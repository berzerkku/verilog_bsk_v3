==> flow/design.v <==
module BskPRM (
    inout  wire [15:0] bD,       
    input  wire iRd,             
    input  wire iWr,             
    input  wire iRes,            
    input  wire iBl,             
    input  wire iKEnable,        
    input  wire [1:0] iA,        
    input  wire [3:0] iCS,       
    input  wire  unit,           
    input  wire [15:0] iComT,    
    output wire [15:0] oCom,     
    output wire [15:0] oComInd,  
    output wire oCS,             
    output wire oEnable,         
    output wire [15:0] debug     
);
    localparam [5:0] VERSION = 7'h31;   
    localparam [3:0] CS = 4'b0111;
    localparam [7:0] UNIT_CODE = 8'hA6; 
    localparam [7:0] ENABLE  = 8'hE1; 
    reg [15:0] com = 16'hFFFF;
    reg [1:0] com_err = 2'b11;
    reg [15:0] com_ind = 16'h0000;
    reg [7:0] control = 8'h00;  
    wire [15:0] data_bus;
    wire [7:0] unit_code  = UNIT_CODE + unit; 
    initial begin
    end
    assign aclr = !iRes;    
    wire cs = (iCS == {CS[3:2], !unit, CS[0]});    
    assign bl = (iBl || aclr);
    assign enable  = (control == ENABLE);
    assign oEnable = !enable || bl; 
    assign oCS = !cs;
    assign oComInd = ~com_ind;
    assign oCom = (com_err || bl) ? 16'hFFFF : com;
    assign data_bus =   (iA == 2'b00) ? iComT : 
                        (iA == 2'b01) ? com : 
                        (iA == 2'b10) ? 16'h0000 :
                                        {unit_code, VERSION, iKEnable, enable};
    assign bD = (iRd || !cs) ? 16'bZ : data_bus; 
    assign debug = 16'h0000;
    always @ (posedge iWr or posedge aclr) begin : data_write
        if (aclr) begin
            control <=  8'h00;
            com <= 16'h0000;
            com_err <= 2'b11;
            com_ind <= 16'h0000;    
        end
        else if (cs && iWr) begin
            case (iA)
                2'b00: begin 
                    com[3:0] <= bD[7:4];
                    com[7:4] <= bD[15:12];  
                    com_err[0] <= !({bD[11:8], bD[3:0]} == ~{bD[15:12], bD[7:4]});  
                end
                2'b01: begin
                    com[11:8] <= bD[7:4];
                    com[15:12] <= bD[15:12];
                    com_err[1] <= !({bD[11:8], bD[3:0]} == ~{bD[15:12], bD[7:4]}); 
                end
                2'b10: begin
                    com_ind <= bD;
                end
                2'b11: begin 
                    control <= bD[7:0];
                end
            endcase
        end
    end
endmodule
Reports on BskPRM:

What the tools print for BskPRM, step after step.
Line numbers count from 1 in the design file above.
Cell names lack the library's common part.
A cell with n/a has no value.

* top: BskPRM
* clock input: iWr
* cell library: sky130hd
* library corner: tt_025C_1v80

After elaboration:

Counts by Yosys on the flattened word-level netlist (proc, flatten, opt, wreduce; memories kept). Register bits leave out memories and registers merged into their read ports (data or address); mux counts leave out enables and synchronous resets folded into registers. Print and check cells are left out. Cells with the same type and inputs are merged into one.

* output and inout port bits: 66
* input port bits: 28
* bits in registers: 42
* elaborated cells: 37

* bitwise gates (word level): 2
* add/subtract/negate cells: 1
* eq/ne operators: 6
* reduce/logical cells: 15
* muxes and demuxes: 5

Operator list (count)
* 16-bit two-way mux: 5
* 16-bit NOT: 1
* 2-bit AND reduction: 4
* 8-bit by 1-bit adder with 8-bit output with constant A: 1
* 8-bit == test: 1
* 8-bit == test with constant B: 1
* 8-bit NOT: 1
* 1-bit logical NOT: 5
* 2-bit == test with constant B: 2
* 4-bit by 3-bit == test with 1-bit output: 1
* 1-bit logical OR: 3
* 2-bit by 1-bit == test with 1-bit output with constant B: 1
* 2-bit by 1-bit logical OR with 1-bit output: 1
* 2-bit logical NOT: 1
* 1-bit logical AND: 1

Longest topological paths:

Yosys ltp: most cells in a row. Word level: on the elaborated netlist, between registers, memories and ports. Mapped: between sequential cells and ports; inverters and the memories' decode and read muxes count.

* depth after elaboration: 8
* ABC_AREA: 0
* mapped depth: 6

Mapped cells and area:

Yosys stat after the flow's synthesis: flattened, memories mapped to cells. It holds for the ABC_AREA given above (unset counts as 0); a run with the other value may have another netlist.
The area totals of this step are shown rounded.

* mapped cells: 238
* buffers: 29
* cell area after synthesis: 2280 um2
* flip-flop cells: 42

Cell types (count)
* dfrtp_1: 40
* mux2_2: 14
* buf_4: 16
* nor2_1: 29
* nand2b_1: 17
* xor2_1: 11
* nand2_1: 21
* mux2i_1: 7
* inv_1: 17
* o21ai_0: 11
* dfstp_2: 2
* nor2b_1: 6
* buf_2: 6
* a32oi_1: 3
* clkbuf_1: 7
* or2_2: 4
* a22o_1: 2
* nor3_4: 1

Other cell types: 21; their cells: 24.

Hand-over note for BskPRM

BskPRM through Yosys and OpenROAD on sky130hd: 2 stored runs, unordered, with their settings and measured results. The constraints put input and output delay at 20% of the set period each and load the outputs with 0.01 pF.
"clock period achieved" means the clock period less the worst setup slack. The figure is calculated, with input and output delays left at 20% of the set period.
By "critical path time" is meant the share of the clock period that the worst setup path is allowed (20% is reserved at inputs, 20% at outputs), minus its slack. Clock arrival times at its registers enter into it.
By "overall power" is meant OpenSTA's value without simulated activity: inputs other than the clock are taken to toggle once in ten clock periods, and the tool carries that through the logic.
"critical path time" is given in steps of 10 ps.
Measured values are rounded.

### Job 1

Settings: `period_ns=2.36`, `SETUP_SLACK_MARGIN=-0.21`, `CAP_MARGIN=20`, `CORE_MARGIN=2`, `CORE_UTILIZATION=40`, `SLEW_MARGIN=20`

- Netlist area reported by Yosys: 2280 um2
- Die footprint: 6320 um2
- Standard-cell area after layout: 3420 um2
- Utilization: 62.0 %
- Worst setup slack after layout: -94 ps
- Post-route setup TNS: -1850 ps
- Post-route worst hold slack: 199 ps
- Overall power: 3.06 mW
- Clock period achieved: 2454 ps
- Critical path time: 1510 ps
- Kind of the worst setup path: input-to-output

### Job 2

Settings: `period_ns=1.85`, `CORE_UTILIZATION=69`, `SETUP_SLACK_MARGIN=0.27`, `PLACE_DENSITY_LB_ADDON=0.25`, `CORE_ASPECT_RATIO=1.24`, `CELL_PAD_IN_SITES_DETAIL_PLACEMENT=1`, `ABC_AREA=1`, `CAP_MARGIN=35`, `SLEW_MARGIN=35`, `MAX_ROUTING_LAYER=met5`, `CORE_MARGIN=2`

Unfinished; error DPL-0033 in placement.

End of note.

==> flow/design.v <==
module Filter1 # (
	parameter FILTER_WIDTH = 2       
) (
    input  wire in,    
    output wire  out,   
    input wire clk,    
    input wire aclr    
);
    localparam FLT_DEFAULT = {FILTER_WIDTH{1'b1}};
    reg [FILTER_WIDTH - 1:0] in_buf = FLT_DEFAULT;
    assign out = (in_buf > 0) ? 1'b1 : 1'b0;
    always @ (posedge clk or posedge aclr) begin : in_filter
        if (aclr) begin
            in_buf <= FLT_DEFAULT;
        end
        else begin
        	if (in == 1'b1) begin
        		in_buf <= FLT_DEFAULT;
            end
        	else begin
        		if (in_buf > 0) begin
        			in_buf <= in_buf - 1;
        		end
        	end
        end
    end
endmodule
module FilterN # (
    parameter NUM_SIGNALS  = 16,     
    parameter FILTER_WIDTH = 2       
) (
    input  wire [NUM_SIGNALS - 1:0] in,    
    output wire  [NUM_SIGNALS - 1:0] out,   
    input wire clk,      
    input wire aclr      
);
    generate
        genvar i;
    	for(i = 0; i < NUM_SIGNALS; i = i + 1) begin : F
    		Filter1 # (.FILTER_WIDTH(FILTER_WIDTH)) f (in[i], out[i], clk, aclr);
    	end
    endgenerate
endmodule
Reports on FilterN
Tool output for the design above, in the order of the flow. Lines are those of the file above, counted from 1. Cell names lack the library's common part. Not given: n/a

Design top: FilterN. Clock port: clk. Cell library: sky130hd. Corner: tt_025C_1v80.

Word-level counts
Yosys after proc, flatten, opt, wreduce and memory -nomap, before mapping. Memory bits, and registers merged into a memory's read port (data or address), are not among the register bits. Print and check cells are not counted. Equal cells are merged and count once.

Add/subtract/negate cells: 16. Under $mul stands 0. For divide/modulo/power cells the number is 0. Under magnitude comparators stands 16. Equality and inequality tests: 0. The entry for shift operators reads 0. The entry for muxes and demuxes reads 48. Under bitwise logic cells stands 0. The entry for reductions and logical operators reads 16.

Operators with widths (count): 2-bit two-way mux (32); 2-bit by 1-bit subtractor with 2-bit output (second input constant) (16); 2-bit by 1-bit greater-than comparator with 1-bit output (second input constant) (16); 2-bit nonzero test (16); 1-bit two-way mux (16).

Under bits in registers stands 32. For latch bits the number is 0. The entry for memory bits (writable) reads 0. The figure for bits in read-only memories is 0. Under word width x clocked read ports stands 0. Memory cells: 0. Under output and inout port bits stands 16.

Longest topological paths
Longest topological path by Yosys (ltp), each cell counted once; first at word level (registers and memories cut), then after technology mapping (sequential cells cut; the memories' decode and read muxes count).

The figure for depth after elaboration is 3. The entry for ABC_AREA reads 0. Under gate-level depth with buffers stands 4. The figure for gate-level depth less buffers is 4.

Netlist
The flow's flattened synthesis, as Yosys stat reports it; memories are mapped. The netlist is that of the ABC_AREA named above (0 if unset); the other value can give another one.

Mapped cells: 190. The entry for mapped area reads 0.0018831 mm². Flip-flop cells: 32. Buffers: 16.

Cell types: dfstp_2 (count 32, area in all 840.806 µm²); nand2b_1 (count 42, area in all 262.752 µm²); ha_1 (count 16, area in all 200.192 µm²); inv_1 (count 49, area in all 183.926 µm²); xor2_1 (count 16, area in all 140.134 µm²); buf_4 (count 16, area in all 120.115 µm²); a21o_1 (count 13, area in all 97.594 µm²); a211o_1 (count 3, area in all 26.275 µm²); nor2_1 (count 3, area in all 11.261 µm²).

The figures by module come from a second, unflattened synthesis with its own total; it is not the netlist above.

The figure for cells (unflattened synthesis) is 192. Area total of the unflattened synthesis: 0.0018618 mm².

Each row is one instance without its submodules.

Modules: Filter1 #(FILTER_WIDTH=2) (instances 16, cells 12, area 0.0001164 mm², seq. area 0.0000526 mm²); FilterN (instances 1, cells 0, area 0 mm², seq. area 0 mm²).

Worst setup path after synthesis
Path of least setup slack by OpenSTA after synthesis, without wires, with an ideal clock, recovery checks aside; 20% of the period is set as input and as output delay. Where synthesis merged equal registers, the netlist keeps one of their names.

Path type: reg-to-output. Start point: reg F[14].f.in_buf[0]. End point: out out[14]. Clock period: 1.2 ns. External output delay: 0.240 ns. The figure for time at the first pin is 0.000 ns. For data arrival time the number is 0.935 ns. Data required time: 0.960 ns. Under slack stands 0.025 ns. For path delay the number is 0.935 ns. Stages on the path: 5. Period reached after synthesis: 1.175 ns.

"path delay" = arrival - input delay + setup time. At an output port there is no setup time. "stages on the path": output pins that drive a net of the path, with the launching flip-flop's if there is one; two outputs of one cell count as two. "period reached after synthesis" is the clock period less the worst setup slack; recovery checks do not enter. This is arithmetic on one report: input and output delays are still those of the set period (20% each). The rows between start and end are the longest chain of elaborated cells between them; the timing report does not say that the signal goes this way. Where chains are equally long, one stands for them. A line is the first line of the expression or statement that the cell stems from. Yosys adds cells for indexed reads and writes and turns some case tables into memories. At most two assigning lines are given for a register; there are more.

Path through: dfstp_2 inv_1 ha_1 inv_1 buf_4. For length of the longest elaborated chain the number is 2.

RTL lines, path post-synthesis: from (decl) (RTL line 10) `reg [FILTER_WIDTH - 1:0] in_buf = FLT_DEFAULT;`; from (assign) (RTL line 14) `in_buf <= FLT_DEFAULT;`; from (assign) (RTL line 22) `in_buf <= in_buf - 1;`; 2-bit by 1-bit greater-than comparator with 1-bit output (RTL line 11) `assign out = (in_buf > 0) ? 1'b1 : 1'b0;`; 1-bit two-way mux (RTL line 11); to (decl) (RTL line 33) `output wire  [NUM_SIGNALS - 1:0] out,`.

Some nets on the timed path still bear RTL names; the line given drives or declares the net.

Nets with RTL names, path post-synthesis (RTL line): F[14].f.out (11).

Timing after layout
From the final timing report of run A: the path of least setup slack in the routed layout; clock arrival at registers is part of the times.

Path type: reg-to-output. Start point: reg F[0].f.in_buf[0]. End point: out out[0]. Clock period: 2.02 ns. External output delay: 0.40 ns. The figure for time at the first pin is 0.28 ns. For data arrival time the number is 1.21 ns. Data required time: 1.62 ns. Under slack stands 0.40 ns. Stages on the path: 5.

The rows between start and end are the longest chain of elaborated cells between them; the timing report does not say that the signal goes this way. Where chains are equally long, one stands for them. At most two assigning lines are given for a register; there are more.

Path through: dfstp_2 inv_1 ha_4 inv_1 buf_6. For length of the longest elaborated chain the number is 2.

RTL lines, path post-layout: from (decl) (RTL line 10) `reg [FILTER_WIDTH - 1:0] in_buf = FLT_DEFAULT;`; from (assign) (RTL line 14) `in_buf <= FLT_DEFAULT;`; from (assign) (RTL line 22) `in_buf <= in_buf - 1;`; 2-bit by 1-bit greater-than comparator with 1-bit output (RTL line 11) `assign out = (in_buf > 0) ? 1'b1 : 1'b0;`; 1-bit two-way mux (RTL line 11); to (decl) (RTL line 33) `output wire  [NUM_SIGNALS - 1:0] out,`.

Wiki page: FilterN / flow data

Flow measurements of FilterN on sky130hd: 2 stored runs with different settings, listed in no order. Input and output delays are each 20% of the period that was set; the output load is 0.01 pF. "achieved period" = clock period - worst setup slack. The figure is calculated, with input and output delays left at 20% of the set period. By "critical setup path time" is meant the share of the clock period that the worst setup path is allowed (20% is reserved at inputs, 20% at outputs), minus its slack. Clock arrival times at its registers enter into it. By "overall power" is meant OpenSTA's value without simulated activity: inputs other than the clock are taken to toggle once in ten clock periods, and the tool carries that through the logic.

Files of run A:
==> flow/run.sh <==
#!/bin/bash
# the make line also repeats the synthesis and layout settings of config.mk as NAME=value (left out here)
make -C /OpenROAD-flow-scripts/flow DESIGN_CONFIG=/design/flow/config.mk WORK_HOME=/design/flow/orfs CLKGATE_MAP_FILE= finish
==> flow/config.mk <==
export PLATFORM = sky130hd
export DESIGN_NAME = FilterN
export DESIGN_NICKNAME = FilterN
export VERILOG_FILES = /design/flow/design.v
export SDC_FILE = /design/flow/constraint.sdc
export NUM_CORES = 4
export LEC_CHECK = 0
export CAP_MARGIN = 20
export CORE_MARGIN = 2
export CORE_UTILIZATION = 24
export CTS_CLUSTER_DIAMETER = 121
export MIN_ROUTING_LAYER = met2
export PLACE_DENSITY_LB_ADDON = 0.19
export SETUP_SLACK_MARGIN = 0.33
export SLEW_MARGIN = 20
==> flow/constraint.sdc <==
create_clock -name core_clock -period 2.02 [get_ports {clk}]
set_input_delay 0.4040 -clock core_clock [delete_from_list [all_inputs] [get_ports {clk}]]
set_output_delay 0.4040 -clock core_clock [all_outputs]
set_load 0.01 [all_outputs]

Results of run A. The standard-cell area after layout reads 0.0024974 mm². The utilization in the final report comes to 32.7%. For the achieved period the run shows 1.616 ns. The measured worst hold slack in the final report is 0.571 ns. The critical setup path time stands at 1.21 ns. Critical path type: reg-to-output. The chip area in the Yosys report is 0.0018831 mm². The total negative setup slack reads 0.000 ns. The worst setup slack after layout comes to 0.404 ns. The total die area comes to 0.0085711 mm². The overall power comes to 2,229 uW.

Files of run B:
==> flow/run.sh <==
#!/bin/bash
# the make line also repeats the synthesis and layout settings of config.mk as NAME=value (left out here)
make -C /OpenROAD-flow-scripts/flow DESIGN_CONFIG=/design/flow/config.mk WORK_HOME=/design/flow/orfs CLKGATE_MAP_FILE= finish
==> flow/config.mk <==
export PLATFORM = sky130hd
export DESIGN_NAME = FilterN
export DESIGN_NICKNAME = FilterN
export VERILOG_FILES = /design/flow/design.v
export SDC_FILE = /design/flow/constraint.sdc
export NUM_CORES = 4
export LEC_CHECK = 0
export CAP_MARGIN = 30
export CORE_MARGIN = 2
export CORE_UTILIZATION = 18
export MAX_ROUTING_LAYER = met4
export MIN_ROUTING_LAYER = met2
export SETUP_SLACK_MARGIN = 0.25
export SLEW_MARGIN = 20
==> flow/constraint.sdc <==
create_clock -name core_clock -period 1.98 [get_ports {clk}]
set_input_delay 0.3960 -clock core_clock [delete_from_list [all_inputs] [get_ports {clk}]]
set_output_delay 0.3960 -clock core_clock [all_outputs]
set_load 0.01 [all_outputs]

Results of run B. The critical setup path time stands at 1.32 ns. Critical path type: reg-to-output. The overall power comes to 2,510 uW. The worst setup slack after layout comes to 0.261 ns. For the achieved period the run shows 1.719 ns. The total negative setup slack reads 0.000 ns. The chip area in the Yosys report is 0.0018831 mm². The standard-cell area after layout reads 0.0025912 mm². The total die area comes to 0.0112954 mm². The measured worst hold slack in the final report is 0.578 ns. The utilization in the final report comes to 25.3%.

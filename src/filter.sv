==> flow/design.v <==
module Filter # (
    parameter NUM_SIGNALS  = 16,     
    parameter FILTER_WIDTH = 2       
) (
    input  wire [NUM_SIGNALS - 1:0] in,    
    output reg  [NUM_SIGNALS - 1:0] out,   
    input wire clk,          
    input wire aclr          
);
    localparam OUT_DEFAULT = {NUM_SIGNALS{1'b1}}; 
    localparam FLT_DEFAULT = {FILTER_WIDTH{1'b1}};
    reg [FILTER_WIDTH - 1:0] icom_buf [NUM_SIGNALS - 1:0];
    initial begin
        for(int i = 0; i < 16; i = i + 1) begin
            icom_buf[i] <= FLT_DEFAULT;
        end
        out <= OUT_DEFAULT;
    end
    always @ (posedge clk or posedge aclr) begin : com_in_filter
        if (aclr) begin
            for(int i = 0; i < 16; i = i + 1) begin
                icom_buf[i] <= FLT_DEFAULT;
            end
            out <= OUT_DEFAULT;
        end
        else begin
            for(int i = 0; i < 16; i = i + 1) begin
                if (in[i] == 1'b1) begin
                    icom_buf[i] <= FLT_DEFAULT;
                end 
                else begin 
                    if (icom_buf[i] > 0) begin
                        icom_buf[i] <= icom_buf[i] - 1'b1;
                    end
                end
                out[i] <= (icom_buf[i] == 0) ? 1'b0 : 1'b1; 
            end
        end
    end
endmodule
Reports on Filter
The steps from the RTL of Filter to its reports follow in flow order.
Line numbers count from 1 in the design file above.
Cell names lack the library's common part.
{ "setup": {"top_module": "Filter", "clock_port": "clk", "lib": "sky130hd", "pvt_corner": "tt_025C_1v80"} }

After elaboration
Counts by Yosys on the flattened word-level netlist (proc, flatten, opt, wreduce). Print and check cells are left out. Cells with the same type and inputs are merged into one.
{ "word_totals": {"ff_bits": 48, "elab_cells": 129, "out_inout_bits": 16, "in_bits": 18} }
{ "op_classes": {"mux": 48, "cmp": 16, "addsub": 16, "reduce_and_logical": 32} }
{ "ops": {"columns": ["cell", "count"], "rows": [
  ["2-bit 2-to-1 mux", 32],
  ["2-bit by 1-bit subtractor with 2-bit output with constant B", 16],
  ["2-bit by 1-bit > comparator with 1-bit output with constant B", 16],
  ["2-bit logical NOT", 16],
  ["2-bit nonzero test", 16],
  ["1-bit 2-to-1 mux", 16]
]} }

Longest topological paths
Depth = most cells in a row (Yosys ltp): at word level without a register or memory, in the mapped netlist without a sequential cell, where the memories' decode and read muxes count.
{ "logic_depth": {"depth_word": 3, "abc_area": 1, "depth_mapped": 5, "mapped_depth_nobuf": 5} }

Synthesis result
Source: synth_stat.txt of the flow (Yosys; design flattened, memories mapped). It holds for the ABC_AREA given above (unset counts as 0); a run with the other value may have another netlist.
{ "types": {"columns": ["cell", "count", "type_area_um2"], "rows": [
  ["dfstp_2", 48, 1261.21],
  ["inv_1", 65, 243.984],
  ["ha_1", 16, 200.192],
  ["nand3_2", 20, 200.192],
  ["nand2_1", 44, 165.158],
  ["nand2_2", 20, 125.12],
  ["inv_2", 16, 60.058],
  ["nand3_1", 12, 60.058]
]} }
{ "synth_totals": {"synth_area_mm2": 0.002316, "buf_cells": 0, "cells": 241, "seqArea_mm2": 0.0012612, "flip_flops": 48} }

Path before layout
OpenSTA on the mapped netlist: ideal clock, no wires. The path of least setup slack (recovery checks aside). Input and output delay are each 20% of the period. Register names are those of the netlist, which keeps one name where synthesis merged equal registers.
{ "synth_path": {"kind": "register to register", "start": "reg icom_buf[5][0]", "end": "reg icom_buf[5][1]", "arrival_time_ps": 979, "setup_slack_ps": 1010, "t_required_ps": 1989, "setup_time_ps": 61, "delay_ps": 1040, "t_first_pin_ps": 0, "period_ps": 2050, "n_path_buf": 0, "driving_pins": 6, "synth_period_reached_ps": 1040} }
"delay_ps" is the arrival time less input delay plus setup time.
"driving_pins" counts driving pins, that of a launching flip-flop among them; a cell with two outputs on the path counts twice.
"synth_period_reached_ps" is the clock period less the worst setup slack; recovery checks do not enter. This is arithmetic on one report: input and output delays are still those of the set period (20% each).
The rows between start and end are the longest chain of elaborated cells between them; the timing report does not say that the signal goes this way. Where chains are equally long, one stands for them.
A line is the first line of the expression or statement that the cell stems from. Yosys adds cells for indexed reads and writes and turns some case tables into memories.
At most two assigning lines are given for a register; there are more.
{ "synth_via": {"path_cell_list": "dfstp_2 inv_1 ha_1 inv_1 nand2_2 nand3_2", "elab_chain_cells": 3, "cone_cells": 5, "lines_between": 3, "cone_classes": "add/sub (1); compare (1); mux (2); reduce/logical (1)"} }
{ "synth_lines": {"columns": ["item", "line_no", "text"], "rows": [
  ["start: declaration", 12, "reg [FILTER_WIDTH - 1:0] icom_buf [NUM_SIGNALS - 1:0];"],
  ["start: assignment", 22, "icom_buf[i] <= FLT_DEFAULT;"],
  ["start: assignment", 33, "icom_buf[i] <= icom_buf[i] - 1'b1;"],
  ["2-bit by 1-bit subtractor with 2-bit output", 33, null],
  ["2-bit 2-to-1 mux", 32, "if (icom_buf[i] > 0) begin"],
  ["2-bit 2-to-1 mux", 28, "if (in[i] == 1'b1) begin"],
  ["end: assignment", 29, "icom_buf[i] <= FLT_DEFAULT;"],
  ["end: assignment", 33, null],
  ["end: declaration", 12, null]
]} }

Timing after layout
From the final timing report of record 1: the path of least setup slack in the routed layout; clock arrival at registers is part of the times.
The path's times are printed in steps of 10 ps; the period is the one set.
{ "layout_path": {"kind": "register to output", "start": "reg out[13]", "end": "out out[13]", "out_delay_ps": 290, "driving_pins": 2, "n_path_buf": 1, "arrival_time_ps": 940, "period_ps": 1450, "t_required_ps": 1160, "setup_slack_ps": 220, "t_first_pin_ps": 300} }
{ "layout_via": {"path_cell_list": "dfstp_2 buf_6", "elab_chain_cells": 0, "cone_cells": 0, "lines_between": 0} }
{ "layout_lines": {"columns": ["item", "line_no", "text"], "rows": [
  ["start: declaration", 6, "output reg  [NUM_SIGNALS - 1:0] out,"],
  ["start: assignment", 24, "out <= OUT_DEFAULT;"],
  ["start: assignment", 36, "out[i] <= (icom_buf[i] == 0) ? 1'b0 : 1'b1;"],
  ["end: declaration", 6, null]
]} }

Top module Filter; platform sky130hd; tools Yosys and OpenROAD; 2 stored runs in no particular order. Input and output delays are each 20% of the period that was set; the output load is 0.01 pF.
"worstPathTime_ps" means the part of the period allowed to the worst setup path (the constraints hold back 20% at inputs and 20% at outputs) less its slack; where the path has registers, the arrival times of their clocks count too.
"total_power_w": no workload was simulated; the value follows from the tool's default switching activity.
"worstPathTime_ps" is known to 10 ps.
[
  {
    "run": "record 1",
    "settings": { "period_ns": 1.45, "CORE_UTILIZATION": 46, "SETUP_SLACK_MARGIN": 0.38, "PLACE_DENSITY": 0.4, "CELL_PAD_IN_SITES_GLOBAL_PLACEMENT": 1, "TNS_END_PERCENT": 50, "ABC_AREA": 1, "GPL_TIMING_DRIVEN": 1, "GPL_ROUTABILITY_DRIVEN": 1, "MIN_ROUTING_LAYER": "met2", "CAP_MARGIN": 20, "CORE_MARGIN": 2, "SLEW_MARGIN": 20 },
    "results": { "total_power_w": 0.003855, "finalUtil_frac": 0.628, "die_mm2": 0.0056182, "ys_area_mm2": 0.002316, "worst_setup_slack_ps": 220, "worstPathTime_ps": 940, "critical_path_type": "register to output", "hold_worst_slack_ps": 499, "final_stdcell_area_mm2": 0.0030041 }
  },
  {
    "run": "record 2",
    "settings": { "period_ns": 0.683, "CORE_UTILIZATION": 27, "SETUP_SLACK_MARGIN": 0.16, "PLACE_DENSITY": 0.77, "CORE_ASPECT_RATIO": 1.62, "CELL_PAD_IN_SITES_GLOBAL_PLACEMENT": 3, "GPL_ROUTABILITY_DRIVEN": 1, "CTS_CLUSTER_SIZE": 98, "SLEW_MARGIN": 40, "MIN_ROUTING_LAYER": "met2", "CAP_MARGIN": 20, "CORE_MARGIN": 2 },
    "results": { "worstPathTime_ps": 1150, "critical_path_type": "register to register", "worst_setup_slack_ps": -465, "die_mm2": 0.0085518, "finalUtil_frac": 0.429, "hold_worst_slack_ps": 405, "total_power_w": 0.01043, "ys_area_mm2": 0.0021083, "final_stdcell_area_mm2": 0.0033007 }
  }
]
